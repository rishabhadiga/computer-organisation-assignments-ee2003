==> flow/design.v <==
module alu ( 
	input [4:0] aluop,      
	input [31:0] r1,        
	input [31:0] r2,        
	output [31:0] out       
    );
	reg [31:0] out;
	always @(aluop, r1, r2) begin
		  case (aluop)
			0 : out = r1 + r2;  
			1 : out = r1 << r2;  
			2 : if ($signed(r1) < $signed(r2))
                    out = 32'b1;
                else
                    out = 32'b0;  
			3 : if (r1 < r2)
                    out = 32'b1;
                else
                    out = 32'b0;  
			4 : out = r1 ^ r2;  
			5 : out = r1 >> r2;  
			6 : out = r1 | r2;  
			7 : out = r1 & r2;  
			8 : out = $signed(r1) >>> r2;  
			9 : out = r1 - r2;  
			default: out = 32'b0;
		  endcase
		end
endmodule
module control ( input reset,            
				 input [31:0] idata,     
                 output dMEMToReg,       
				 output [4:0] aluop,     
				 output [4:0] r1,        
				 output [4:0] r2,        
                 output [4:0] rd,        
                 output regOrImm,        
                 output regWrite         
               );
    reg dMEMToReg, regOrImm, regWrite;
    reg [4:0] aluop;
    reg [4:0] r1, r2, rd;
    always @(idata) begin
		case(idata[6:0])
			7'b0110111,
			7'b0010111: begin   
						dMEMToReg = 1'b0;
						aluop = 5'd0;
						r1 = 5'd0;
						r2 = 5'd0;
						rd = idata[11:7];
						regOrImm = 1'b1;
						regWrite = 1'b1;
						end
			7'b0100011: begin   
						dMEMToReg = 1'b0;
						aluop = 5'd0;
						r1 = idata[19:15];
						r2 = idata[24:20];
						rd = 5'd0;
						regOrImm = 1'b1;
						regWrite = 1'b0;
						end
			7'b0000011: begin   
						dMEMToReg = 1'b1;
						aluop = 5'd0;
						r1 = idata[19:15];
						r2 = 5'd0;
						rd = idata[11:7];
						regOrImm = 1'b1;
						regWrite = 1'b1;
						end					
			7'b0010011: begin   
						dMEMToReg = 1'b0;
						case (idata[14:12])
							0,    
							2,    
							3,    
							4,    
							6,    
							7:    
								aluop = {2'd0, idata[14:12]};
							1:    
								aluop = {2'd0, idata[14:12]};
							5:    
								aluop = (idata[30]) ? 5'd8:5'd5;
							default:
								aluop = {2'd0, idata[14:12]};
						endcase
						r1 = idata[19:15];
						r2 = 5'd0;
						rd = idata[11:7];
						regOrImm = 1'b1;
						regWrite = 1'b1;
						end
			7'b0110011: begin   
						dMEMToReg = 1'b0;
						case(idata[14:12])
							1,    
							2,    
							3,    
							4,    
							6,    
							7:    
								aluop = {2'd0, idata[14:12]};
							0:    
								aluop = (idata[30]) ? 5'd9:5'd0;
							5:    
								aluop = (idata[30]) ? 5'd8:5'd5;
							default:
								aluop = {2'd0, idata[14:12]};
						endcase
						r1 = idata[19:15];
						r2 = idata[24:20];
						rd = idata[11:7];
						regOrImm = 1'b0;
						regWrite = 1'b1;
						end
				default: begin  
						dMEMToReg = 1'b0;
						aluop = 5'd0;
						r1 = 5'd0;
						r2 = 5'd0;
						rd = 5'd0;
						regOrImm = 1'b0;
						regWrite = 1'b0;
						end
			endcase
		end
endmodule
module cpu ( input clk,              
             input reset,            
			 output [31:0] iaddr,    
             input [31:0] idata,     
			 output [31:0] daddr,    
			 input [31:0] drdata,    
			 output [31:0] dwdata,   
			 output [3:0] dwe        
           );
	reg [31:0] iaddr;  
    wire regWrited, MEMToReg, regOrImm;
	wire [4:0] r1, r2, rd ,aluop;
	wire [31:0] wdata, r1rf, r2rf, r1alu, r2alu, out_alu, imm;
    reg [31:0] drdatarf;
    reg [3:0] dwe_temp;
    reg [31:0] repeatdata;
    always @(posedge clk) begin
        if (reset) begin
            iaddr <= 0;
        end
        else begin
			iaddr <= iaddr + 4;
        end
    end
    control cntrl(
		.reset(reset),
        .idata(idata),
        .dMEMToReg(dMEMToReg),
		.aluop(aluop),
		.r1(r1),
		.r2(r2),
        .rd(rd),
        .regOrImm(regOrImm),
		.regWrite(regWrite)
    );
    imm_gen ig(
        .idata(idata),
        .imm(imm)
    );
    alu alu(
		.aluop(aluop),
        .r1(r1alu),
        .r2(r2alu),
        .out(out_alu)
    );
    regfile rf(
        .clk(clk),
		.reset(reset),
        .rs1(r1),
        .rs2(r2),
        .rd(rd),
        .we(regWrite),
        .wdata(wdata),
		.r1(r1rf),
		.r2(r2rf)
    );
    assign r1alu = (idata[6:0] == 7'b0010111) ? iaddr : r1rf;
    assign r2alu = (regOrImm) ? imm : r2rf;
    assign daddr = out_alu;
    assign wdata = (dMEMToReg) ? drdatarf : out_alu;
    assign dwdata = repeatdata;
    assign dwe = ~reset & dwe_temp;
    always @(idata, daddr) begin
        if (idata[6:0] === 7'b0100011) begin
            case(idata[14:12])
                0: begin
					repeatdata = {4{r2rf[7:0]}};
                    case(daddr[1:0])
                        0:
                            dwe_temp = 4'b0001;
                        1:
                            dwe_temp = 4'b0010;
                        2:
                            dwe_temp = 4'b0100;
                        3:
                            dwe_temp = 4'b1000;
                    endcase
                end
                1: begin
                    repeatdata = {2{r2rf[15:0]}};
                    case(daddr[1:0])
                        0:
                            dwe_temp = 4'b0011;
                        2:
                            dwe_temp = 4'b1100;
                        default:
                            dwe_temp = 4'b0000;
                    endcase
                end
                2: begin
                    repeatdata = r2rf;
                    case(daddr[1:0])
                        0:
                            dwe_temp = 4'b1111;
                        default:
                            dwe_temp = 4'b0000;
                    endcase
                end
                default: begin
                    dwe_temp = 4'b0000;
					repeatdata = 0;
				end
            endcase
        end
        else
			begin 
            dwe_temp = 4'b0000;
			repeatdata = 0;
			end
        if (idata[6:0] === 7'b0000011) begin
            case(idata[14:12])
                0: begin
                    case(daddr[1:0])
                        0:
                            drdatarf = $signed(drdata[7:0]);
                        1:
                            drdatarf = $signed(drdata[15:8]);
                        2:
                            drdatarf = $signed(drdata[23:16]);
                        3:
                            drdatarf = $signed(drdata[31:24]);
                    endcase
                end
                1: begin
                    case(daddr[1:0])
                        0:
                            drdatarf = $signed(drdata[15:0]);
                        2:
                            drdatarf = $signed(drdata[31:16]);
                        default:
                            drdatarf = 32'b0;
                    endcase
                end
                2: begin
                    drdatarf = drdata;
                end
                4: begin
                    case(daddr[1:0])
                        0:
                            drdatarf = drdata[7:0];
                        1:
                            drdatarf = drdata[15:8];
                        2:
                            drdatarf = drdata[23:16];
                        3:
                            drdatarf = drdata[31:24];
                    endcase
                end
                5: begin
                    case(daddr[1:0])
                        0:
                            drdatarf = drdata[15:0];
                        2:
                            drdatarf = drdata[31:16];
                        default:
                            drdatarf = 32'b0;
                    endcase
                end
                default: begin
                    drdatarf = 32'b0;
                end
            endcase
        end
        else
            drdatarf = 32'b0;
    end
endmodule
module imm_gen ( input [31:0] idata,      
                output [31:0] imm        
              );
    reg [31:0] imm;
	always @(idata) begin 
		case(idata[6:0])       
            7'b0110111,
            7'b0010111:  
                imm = {idata[31:12], 12'd0};
            7'b0100011:  
                imm = $signed({idata[31:25], idata[11:7]});
            7'b0000011:  
                imm = $signed(idata[31:20]);
            7'b0010011:  
                case(idata[14:12])
                    0,
                    2,
                    3,
                    4,
                    6,
                    7:  
                        imm = $signed(idata[31:20]);
                    1,
                    5:  
                        imm = {27'b0, idata[24:20]};
                endcase
            7'b0110011:  
                imm = 32'b0;
            default:
                imm = 32'b0;
        endcase
    end
endmodule
module regfile ( input [4:0] rs1,      
				 input [4:0] rs2,      
				 input [4:0] rd,       
                 input we,             
				 input clk,            
				 input reset,          
				 input [31:0] wdata,   
				 output [31:0] r1,     
				 output [31:0] r2      
               );
    reg [31:0] regs_in [0:31];
    integer i;
    initial begin
        for (i=0;i<32;i=i+1)
            regs_in[i] = 32'b0;
    end
    always @(posedge clk) begin
		if (reset)   
			for (i=0;i<32;i=i+1)
				regs_in[i] <= 32'b0;
		else begin
			if (we == 1'b1) begin  
				if(rd == 5'd0)
					regs_in[rd] <= 32'd0;
				else
					regs_in[rd] <= wdata;
			end
		end
    end
    assign r1 = regs_in[rs1];
    assign r2 = regs_in[rs2];
endmodule
# == From RTL to reports: cpu ==
# The steps from the RTL of cpu to its reports follow in flow order.
# Line numbers count from 1 in the design file above.
# Library cell names are shortened.
# Not given: --
# setup
top_module,cpu
clock,clk
library,sky130hd
lib_corner,tt_025C_1v80

# == Elaborated design ==
# Counts by Yosys on the flattened word-level netlist (proc, flatten, opt, wreduce; memories kept). Register bits leave out memories and registers merged into their read ports (data or address); mux counts leave out enables and synchronous resets folded into registers. Print and check cells are left out.
# Memory sizes are those after Yosys's memory passes, which may raise the word count (mostly to a power of two), join words into wider ones and drop unused or constant bits.
# bits
rom_bits,0
elab_cells,99
regBits,32
memories,1
mem_bits_rw,1024
in_bits,66
latchBits,0
out_inout_bits,100
# memory_table
memory,size,word_bits,line_no,rtl
rf.regs_in,32,32,341,reg [31:0] regs_in [0:31];
# op_classes
mux,43
compare,2
mul,0
n_addsub,3
logic,6
n_shift,3
n_div,0
reduce_logical,13
eq_ne,27
# op_table
operator,n
case mux 32 bit (select 4 bit),3
case mux 32 bit (select 10 bit),1
two-way mux 32 bit,9
case mux 32 bit (select 5 bit),1
case mux 32 bit (select 2 bit),2
case mux 32 bit (select 3 bit),1
< comparator 32 bit,2
adder 32 x 3 -> 32 bit (second input constant),1
adder 32 bit,1
subtractor 32 bit,1
bitwise AND 32 bit,1
bitwise OR 32 bit,1
XOR 32 bit,1
left shift 32 x 32 -> 32 bit,1
>> shifter 32 x 32 -> 32 bit,1
>>> shifter 32 x 32 -> 32 bit,1
case mux 16 bit (select 2 bit),1
equality test 7 x 6 -> 1 bit (second input constant),3
equality test 5 x 3 -> 1 bit (second input constant),4
case mux 5 bit (select 2 bit),2
case mux 4 bit (select 4 bit),1
two-way mux 4 bit,4
case mux 5 bit (select 3 bit),1
two-way mux 5 bit,3
equality test 7 x 5 -> 1 bit (second input constant),2
equality test 3 bit (second input constant),4
OR reduction 6 bit,2
case mux 4 bit (select 3 bit),1
# Not listed: further kinds 22, cells in them 41.

# == Depth ==
# Depth = most cells in a row (Yosys ltp): at word level without a register or memory, in the mapped netlist without a sequential cell, where the memories' decode and read muxes count.
# logic_depth
depth_word,17
ABC_AREA,0
depth_mapped,39
ltp_nobuf,28

# == After synthesis ==
# The flow's flattened synthesis, as Yosys stat reports it; memories are mapped. The netlist is that of the ABC_AREA named above (0 if unset); the other value can give another one.
# by_type
cell,n
edfxtp_1,1024
nor2_1,1353
mux2i_1,475
a21oi_1,383
nand2_1,501
o21ai_0,353
buf_2,261
a211oi_1,173
clkbuf_1,341
ha_1,97
nor3_1,224
mux2_2,90
mux4_2,39
o22ai_1,126
nand3_1,156
a221oi_1,86
a22oi_1,96
o221ai_1,70
# Other cell types: 104; their cells: 1555.
# synth_totals
ffs,1054
sequential_area_um2,31350.1
area_um2,69964.6
buf_cells,715
cell_count,7403
# By module: a second synthesis without flattening, with its own total; a netlist apart from the flattened one above.
# hier_totals
hier_cells,6695
hier_area_um2,67551.0
# Each row is one instance without its submodules.
# modules
module,n_inst,cells,mod_seq_area_um2,area_um2
regfile,1,4640,30749.5,53379.9
alu,1,1473,0.0,9770.6
cpu,1,488,600.6,3698.5
imm_gen,1,57,0.0,404.1
control,1,37,0.0,297.8

# == Timing after synthesis ==
# Source: OpenSTA report_checks on the synthesized netlist (no wires, ideal clock, input and output delay 20% of the period each), path of least setup slack; recovery checks are left aside. Register names are those of the netlist, which keeps one name where synthesis merged equal registers.
# synth_path
path_kind,in2out
start,input idata[5]
end,output dwe[1]
tclk_ns,22.1
path_delay_ns,6.475
path_buffers,10
stages,33
input_delay_ns,4.420
arrival_ns,10.895
path_slack_ns,6.785
synth_period_reached_ns,15.315
# "path_delay_ns" is the arrival time less input delay plus setup time.
# A path that ends at an output port has no setup time.
# "stages" counts driving pins, that of a launching flip-flop among them; a cell with two outputs on the path counts twice.
# "synth_period_reached_ns" is the clock period less the worst setup slack; recovery checks do not enter. This is arithmetic on one report: input and output delays are still those of the set period (20% each).
# The rows between start and end are the longest chain of elaborated cells between them; the timing report does not say that the signal goes this way. Where chains are equally long, one stands for them.
# Each line given opens the expression or statement behind the cell; cells for indexed reads and writes are added by Yosys, which also makes memories of some case tables.
# A memory read counts as a cell of the chain, while the word-level depth stops at memories.
# synth_between
path_cell_list,buf_4 buf_4 buf_4 buf_2 nand2_1 buf_2 nor3_1 and3_1 a211oi_2 nand2_2 buf_2 buf_2 buf_2 buf_2 ha_1 inv_1 fa_1 a21o_1 a21oi_1 nand2b_1 a21oi_1 a221oi_1 o21ai_0 a311o_1 a211oi_1 o21ai_0 and3_1 nand4b_1 nor2_2 inv_2 buf_2 nor2_1 a2111oi_0
elab_chain_len,13
cone_cells,52
# synth_rtl
element,line_no,rtl
start: declaration,134,"input [31:0] idata,"
equality test 7 x 6 -> 1 bit,44,case(idata[6:0])
OR reduction 4 bit,--,
two-way mux 5 bit,44,
memory (32 x 32 bit),341,reg [31:0] regs_in [0:31];
two-way mux 32 bit,187,assign r1alu = (idata[6:0] == 7'b0010111) ? iaddr : r1rf;
< comparator 32 bit,16,3 : if (r1 < r2)
two-way mux 1 bit,16,
case mux 32 bit (select 10 bit),9,case (aluop)
logical NOT 2 bit,222,case(daddr[1:0])
two-way mux 4 bit,222,
case mux 4 bit (select 3 bit),195,case(idata[14:12])
two-way mux 4 bit,194,if (idata[6:0] === 7'b0100011) begin
bitwise AND 4 bit,192,assign dwe = ~reset & dwe_temp;
end: declaration,138,output [3:0] dwe
# Some nets on the timed path still bear RTL names; the line given drives or declares the net.
# synth_nets
net,line_no
daddr[0],9

# == Timing after layout ==
# From the final timing report of run A: the path of least setup slack in the routed layout; clock arrival at registers is part of the times.
# layout_path
path_kind,in2out
start,input idata[0]
end,output daddr[25]
arrival_ns,8.33
path_slack_ns,-0.39
tclk_ns,9.92
input_delay_ns,1.98
stages,36
path_buffers,17
# The rows between start and end are the longest chain of elaborated cells between them; the timing report does not say that the signal goes this way. Where chains are equally long, one stands for them.
# A memory read counts as a cell of the chain, while the word-level depth stops at memories.
# layout_between
path_cell_list,buf_6 buf_6 and4bb_4 buf_12 buf_12 nand2_8 buf_12 buf_16 a221oi_4 o31ai_4 nand2_2 o211a_4 nor3_4 ha_4 buf_4 nor3_2 buf_4 a211oi_2 buf_4 o21ai_4 nand2_2 o21a_4 o21ai_2 nor4_2 buf_4 buf_4 buf_4 buf_4 buf_4 buf_4 nor2_1 o22ai_1 a21oi_2 o21ai_1 buf_4 buf_4
elab_chain_len,7
cone_cells,37
# layout_rtl
element,line_no,rtl
start: declaration,134,"input [31:0] idata,"
equality test 7 x 6 -> 1 bit,44,case(idata[6:0])
OR reduction 4 bit,--,
two-way mux 5 bit,44,
memory (32 x 32 bit),341,reg [31:0] regs_in [0:31];
two-way mux 32 bit,187,assign r1alu = (idata[6:0] == 7'b0010111) ? iaddr : r1rf;
subtractor 32 bit,25,9 : out = r1 - r2;
case mux 32 bit (select 10 bit),9,case (aluop)
end: declaration,135,"output [31:0] daddr,"

# Record of 2 stored runs of the RTL-to-layout flow on cpu, platform sky130hd. The runs are unordered. Constraints: input delay and output delay 20% of the set period each, output load 0.01 pF.
# "achievedPeriod_ns" = clock period - worst setup slack. The figure is calculated, with input and output delays left at 20% of the set period.
# "design_power_mw" is the tool's figure for a default switching activity; nothing was simulated.
# A setting shown as . is not set for that run.
setting or result,run A,run B
period_ns,9.92,21.8
CORE_UTILIZATION,26,40
PLACE_DENSITY_LB_ADDON,0.02,.
CORE_ASPECT_RATIO,0.54,.
TNS_END_PERCENT,55,.
CTS_CLUSTER_SIZE,95,.
CTS_CLUSTER_DIAMETER,27,.
CAP_MARGIN,5,20
CORE_MARGIN,2,2
SLEW_MARGIN,20,20
ys_area_um2,69964.6,69964.6
final_setup_tns_ns,-4.186,0.000
achievedPeriod_ns,10.311,18.799
design_power_mw,19.174,6.197
post_route_util_frac,0.394,0.456
timing.hold.ws_ns,0.600,0.600
dieArea_um2,273458.0,178274.0
setup_worst_slack_ns,-0.391,3.001
